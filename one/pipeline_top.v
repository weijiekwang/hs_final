==> flow/design.v <==
module buffer_slots (
    input  wire        clk,
    input  wire        reset,
    input  wire [31:0] inputs,
    input  wire        stall,
    output reg  [31:0] outputs,
    output wire        to_stall_mgmt
);
    reg [31:0] main_slot;
    reg [31:0] overflow_slot;
    reg        overflow_valid;
    assign to_stall_mgmt = overflow_valid;
    always @(posedge clk or posedge reset) begin
        if (reset) begin
            main_slot <= 32'b0;
            overflow_slot <= 32'b0;
            overflow_valid <= 1'b0;
            outputs <= 32'b0;
        end
        else begin
            if (stall) begin
                overflow_slot <= inputs;
                overflow_valid <= 1'b1;
            end
            else begin
                if (overflow_valid) begin
                    main_slot <= overflow_slot;
                    outputs <= overflow_slot;
                    overflow_slot <= 32'b0;
                    overflow_valid <= 1'b0;
                end
                else begin
                    main_slot <= inputs;
                    outputs <= inputs;
                end
            end
        end
    end
endmodule
module flush_mgmt (
    input  wire clk,
    input  wire reset,
    input  wire flush_mgmt_input,
    output reg  flush_mgmt_output
);
    reg flush_delay;
    always @(posedge clk or posedge reset) begin
        if (reset) begin
            flush_mgmt_output <= 1'b0;
            flush_delay <= 1'b0;
        end
        else begin
            flush_delay <= flush_mgmt_input;
            flush_mgmt_output <= flush_delay;
            if (reset) begin
                flush_mgmt_output <= 1'b1;
            end
        end
    end
endmodule
module pipeline_top (
    input  wire         clk,
    input  wire         reset,
    input  wire [31:0]  inputs,
    input  wire         in_valid,
    input  wire         flush,
    output wire [31:0]  outputs,
    output wire         out_valid,
    output wire         arbiter_req,
    input  wire         arbiter_grant,
    output wire [31:0]  resource_input,
    input  wire [31:0]  resource_output
);
    wire [31:0] pipeline_unit_outputs;
    wire stall_signal;
    wire to_stall_mgmt_signal;
    wire _in_valid, _out_valid;
    assign _in_valid = in_valid && !stall_signal;
    assign out_valid = _out_valid && !stall_signal;
    assign arbiter_req = _out_valid;
    assign resource_input = pipeline_unit_outputs;
    pipeline_unit pipeline_unit_inst (
        .clk      (clk),
        .reset    (reset),
        .inputs   (inputs),
        .in_valid (_in_valid),
        .flush    (flush),
        .outputs  (pipeline_unit_outputs),
        .out_valid(_out_valid)
    );
    buffer_slots buffer_slots_inst (
        .clk           (clk),
        .reset         (reset),
        .inputs        (pipeline_unit_outputs),
        .stall         (stall_signal),
        .outputs       (outputs),
        .to_stall_mgmt (to_stall_mgmt_signal)
    );
    stall_mgmt stall_mgmt_inst (
        .clk           (clk),
        .reset         (reset),
        .stall_input   (!arbiter_grant && arbiter_req),
        .to_stall_mgmt (to_stall_mgmt_signal),
        .stall_output  (stall_signal)
    );
    flush_mgmt flush_mgmt_inst (
        .clk               (clk),
        .reset             (reset),
        .flush_mgmt_input  (flush),
        .flush_mgmt_output ()  
    );
endmodule
module pipeline_unit (
    input  wire         clk,
    input  wire         reset,
    input  wire [31:0]  inputs,
    input  wire         in_valid,
    input  wire         flush,
    output wire [31:0]  outputs, 
    output wire         out_valid
);
    reg [31:0] stage1_data;
    reg        stage1_valid;
    reg [31:0] stage2_data;
    reg        stage2_valid;
    reg [31:0] stage3_data;
    reg        stage3_valid;
    assign outputs = stage3_data;
    assign out_valid = stage3_valid && !flush;
    always @(posedge clk or posedge reset) begin
        if (reset) begin
            stage1_data <= 32'b0;
            stage1_valid <= 1'b0;
            stage2_data <= 32'b0;
            stage2_valid <= 1'b0;
            stage3_data <= 32'b0;
            stage3_valid <= 1'b0;
        end
        else begin
            if (flush) begin
                stage3_data <= 32'b0;
                stage3_valid <= 1'b0;
            end
            else begin
                stage3_data <= stage2_data;
                stage3_valid <= stage2_valid;
            end
            if (flush) begin
                stage2_data <= 32'b0;
                stage2_valid <= 1'b0;
            end
            else begin
                stage2_data <= stage1_data;
                stage2_valid <= stage1_valid;
            end
            if (flush) begin
                stage1_data <= 32'b0;
                stage1_valid <= 1'b0;
            end
            else begin
                stage1_data <= in_valid ? inputs : 32'b0;
                stage1_valid <= in_valid;
            end
        end
    end
endmodule
module stall_mgmt (
    input  wire clk,
    input  wire reset,
    input  wire stall_input,     
    input  wire to_stall_mgmt,   
    output reg  stall_output     
);
    parameter GLOBAL_STALL = 1'b1;  
    reg stall_delay;  
    always @(posedge clk or posedge reset) begin
        if (reset) begin
            stall_output <= 1'b0;
            stall_delay <= 1'b0;
        end
        else begin
            if (GLOBAL_STALL) begin
                stall_output <= stall_input | to_stall_mgmt;
            end
            else begin
                stall_delay <= stall_input | to_stall_mgmt;
                stall_output <= stall_delay;
            end
        end
    end
endmodule
Reports on pipeline_top. The steps from the RTL of pipeline_top to its reports follow in flow order. Line numbers count from 1 in the design file above. Library cell names are shortened. Not given: -

Design top: pipeline_top. Clock port: clk. Library: sky130hd. Corner: tt_025C_1v80.

Elaborated design. Counts by Yosys on the flattened word-level netlist (proc, flatten, opt, wreduce; memories kept). Register bits leave out memories and registers merged into their read ports (data or address). Print and check cells are left out. Cells with the same type and inputs are merged into one.

For register bits the number is 165. Under input bits stands 69. The figure for word-level cells is 30.

Muxes and demuxes: 11. For reductions and logical operators the number is 8. The figure for bitwise gates (word level) is 1.

Operators with widths (count): two-way mux 32 bit (7); logical AND 1 bit (4); two-way mux 1 bit (4); zero test 1 bit (3); nonzero test 2 bit (1); OR 1 bit (1).

Longest topological paths. Yosys ltp: most cells in a row. Word level: on the elaborated netlist, between registers, memories and ports. Mapped: between sequential cells and ports; inverters and the memories' decode and read muxes count.

For depth in word-level cells the number is 4. ABC_AREA: 0. The entry for gate-level depth with buffers reads 5. Depth with buffers taken out: 2.

After synthesis. Yosys stat after the flow's synthesis: flattened, memories mapped to cells. It holds for the ABC_AREA given above (unset counts as 0); a run with the other value may have another netlist.

Cells by type: dfrtp_1 (count 165, area in all 4128.96 um2); nor2b_1 (count 65, area in all 406.64 um2); mux2i_1 (count 32, area in all 320.307 um2); a22o_1 (count 31, area in all 271.51 um2); and2_1 (count 32, area in all 200.192 um2); o21ai_0 (count 33, area in all 165.158 um2); nand2_1 (count 33, area in all 123.869 um2); buf_2 (count 12, area in all 60.058 um2); buf_4 (count 6, area in all 45.043 um2); clkbuf_1 (count 10, area in all 37.536 um2); nor3b_4 (count 1, area in all 18.768 um2); and2b_1 (count 2, area in all 15.014 um2); a21o_1 (count 1, area in all 7.507 um2); inv_1 (count 2, area in all 7.507 um2); nor3b_1 (count 1, area in all 7.507 um2); nand2b_1 (count 1, area in all 6.256 um2); nor2_1 (count 1, area in all 3.754 um2).

For mapped cells the number is 428. The figure for chip area (Yosys) is 5825.6 um2. Flip-flop cells: 165.

The figures by module come from a second, unflattened synthesis with its own total; it is not the netlist above.

The entry for cell total of the unflattened synthesis reads 442. For area (unflattened synthesis) the number is 5969.5 um2.

Each row is one instance without its submodules.

By module: pipeline_unit (cells 214, area 3255.6 um2, sequential area 2477.4 um2, times used 1); buffer_slots (cells 222, area 2657.5 um2, sequential area 1626.6 um2, times used 1); stall_mgmt (cells 3, area 35.0 um2, sequential area 25.0 um2, times used 1); pipeline_top (cells 3, area 21.3 um2, sequential area 0.0 um2, times used 1).

Path before layout. Path of least setup slack by OpenSTA after synthesis, without wires, with an ideal clock, recovery checks aside; 20% of the period is set as input and as output delay. Where synthesis merged equal registers, the netlist keeps one of their names.

Kind: flip-flop to output port. From: register stall_mgmt_inst.stall_output. To: output out_valid. External output delay: 0.342 ns. Under data required time stands 1.368 ns. The entry for path delay reads 1.033 ns. Under period stands 1.71 ns. Stages on the path: 4. Data arrival time: 1.033 ns. Slack: 0.335 ns. The entry for path buffers reads 2. The entry for launch time at the first pin reads 0.000 ns. For synthesis period reached the number is 1.375 ns.

"path delay" = arrival - input delay + setup time. At an output port there is no setup time. "stages on the path": output pins that drive a net of the path, with the launching flip-flop's if there is one; two outputs of one cell count as two. "synthesis period reached" = period - worst setup slack (recovery checks aside). The figure is calculated, with input and output delays left at 20% of the set period. Between the ends stands the longest chain of elaborated cells between them, by number of cells; it is not shown to be the way that was timed. Of several equally long chains one is given. A line is the first line of the expression or statement that the cell stems from. Yosys adds cells for indexed reads and writes and turns some case tables into memories. A register here has more assigning lines than the two given.

Path through: dfrtp_1 > buf_4 > clkbuf_1 > nor3b_1. The entry for length of the longest elaborated chain reads 2.

RTL lines, path post-synthesis: from (decl) (RTL line 172) `output reg  stall_output`; from (assign) (RTL line 183) `stall_output <= stall_input | to_stall_mgmt;`; from (assign) (RTL line 187) `stall_output <= stall_delay;`; zero test 1 bit (RTL line 79) `assign out_valid = _out_valid && !stall_signal;`; logical AND 1 bit (RTL line 79); to (decl) (RTL line 68) `output wire         out_valid,`.

Timing after layout. Path of least setup slack in the final report of entry A (OpenROAD, finished layout, wires in). Where an end is a register, its clock arrival counts in the times.

Kind: flip-flop to output port. From: register pipeline_unit_inst.stage3_data[17]. To: output resource_input[17]. Data arrival time: 1.32 ns. Slack: 0.05 ns. The entry for launch time at the first pin reads 0.41 ns. Stages on the path: 2. Under data required time stands 1.37 ns. External output delay: 0.34 ns. The entry for path buffers reads 1. Under period stands 1.71 ns.

A register here has more assigning lines than the two given.

Path through: dfrtp_1 > clkdlybuf4s50_1. The entry for length of the longest elaborated chain reads 0.

RTL lines, path after layout: from (decl) (RTL line 126) `reg [31:0] stage3_data;`; from (assign) (RTL line 136) `stage3_data <= 32'b0;`; from (assign) (RTL line 145) `stage3_data <= stage2_data;`; to (decl) (RTL line 71) `output wire [31:0]  resource_input,`.

# Flow runs of pipeline_top

Module pipeline_top, platform sky130hd: 2 stored runs of the flow (Yosys, OpenROAD) with differing settings, in no particular order. Input and output delays are each 20% of the period that was set; the output load is 0.01 pF. "clock period reached" is the run's clock period less its worst setup slack. It is reckoned from that one timing run; input and output delays stay at 20% of the period that was set. "critical setup path time" means the part of the period allowed to the worst setup path (the constraints hold back 20% at inputs and 20% at outputs) less its slack; where the path has registers, the arrival times of their clocks count too. By "total power of the final layout" is meant OpenSTA's value without simulated activity: inputs other than the clock are taken to toggle once in ten clock periods, and the tool carries that through the logic.

Files of entry A:
==> flow/run.sh <==
#!/bin/bash
# the make line also repeats the synthesis and layout settings of config.mk as NAME=value (left out here)
make -C /OpenROAD-flow-scripts/flow DESIGN_CONFIG=/design/flow/config.mk WORK_HOME=/design/flow/orfs CLKGATE_MAP_FILE= finish
==> flow/config.mk <==
export PLATFORM = sky130hd
export DESIGN_NAME = pipeline_top
export DESIGN_NICKNAME = pipeline_top
export VERILOG_FILES = /design/flow/design.v
export SDC_FILE = /design/flow/constraint.sdc
export NUM_CORES = 4
export LEC_CHECK = 0
export ABC_AREA = 0
export CAP_MARGIN = 25
export CELL_PAD_IN_SITES_GLOBAL_PLACEMENT = 3
export CORE_ASPECT_RATIO = 1.04
export CORE_MARGIN = 9
export CORE_UTILIZATION = 36
export CTS_CLUSTER_DIAMETER = 394
export CTS_CLUSTER_SIZE = 45
export MAX_ROUTING_LAYER = met4
export MIN_ROUTING_LAYER = met1
export PLACE_DENSITY_LB_ADDON = 0.01
export SLEW_MARGIN = 20
==> flow/constraint.sdc <==
create_clock -name core_clock -period 1.71 [get_ports {clk}]
set_input_delay 0.3420 -clock core_clock [delete_from_list [all_inputs] [get_ports {clk}]]
set_output_delay 0.3420 -clock core_clock [all_outputs]
set_load 0.01 [all_outputs]

Results of entry A. The smallest setup slack stands at 0.048 ns. For the sum of negative setup slack the run shows 0.000 ns. The clock period reached comes to 1.662 ns. The critical setup path time is 1.32 ns. Type of the worst setup path: flip-flop to output port. The measured total power of the final layout is 8.654 mW. The area inside the die boundary reads 21087.0 um2. The Yosys chip area after synthesis reads 5825.6 um2. The measured utilization after layout is 49.3%. The standard-cell area after layout is 7820.0 um2.

Files of entry B:
==> flow/run.sh <==
#!/bin/bash
# the make line also repeats the synthesis and layout settings of config.mk as NAME=value (left out here)
make -C /OpenROAD-flow-scripts/flow DESIGN_CONFIG=/design/flow/config.mk WORK_HOME=/design/flow/orfs CLKGATE_MAP_FILE= finish
==> flow/config.mk <==
export PLATFORM = sky130hd
export DESIGN_NAME = pipeline_top
export DESIGN_NICKNAME = pipeline_top
export VERILOG_FILES = /design/flow/design.v
export SDC_FILE = /design/flow/constraint.sdc
export NUM_CORES = 4
export LEC_CHECK = 0
export CAP_MARGIN = 20
export CORE_ASPECT_RATIO = 1.33
export CORE_MARGIN = 2
export CORE_UTILIZATION = 49
export CTS_CLUSTER_DIAMETER = 377
export CTS_CLUSTER_SIZE = 20
export HOLD_SLACK_MARGIN = 0.21
export SLEW_MARGIN = 20
==> flow/constraint.sdc <==
create_clock -name core_clock -period 2.48 [get_ports {clk}]
set_input_delay 0.4960 -clock core_clock [delete_from_list [all_inputs] [get_ports {clk}]]
set_output_delay 0.4960 -clock core_clock [all_outputs]
set_load 0.01 [all_outputs]

Results of entry B. The smallest setup slack stands at 0.302 ns. For the sum of negative setup slack the run shows 0.000 ns. The clock period reached comes to 2.178 ns. The critical setup path time is 1.68 ns. Type of the worst setup path: flip-flop to output port. The measured total power of the final layout is 6.192 mW. The area inside the die boundary reads 12785.7 um2. The Yosys chip area after synthesis reads 5825.6 um2. The measured utilization after layout is 66.8%. The standard-cell area after layout is 7677.4 um2.
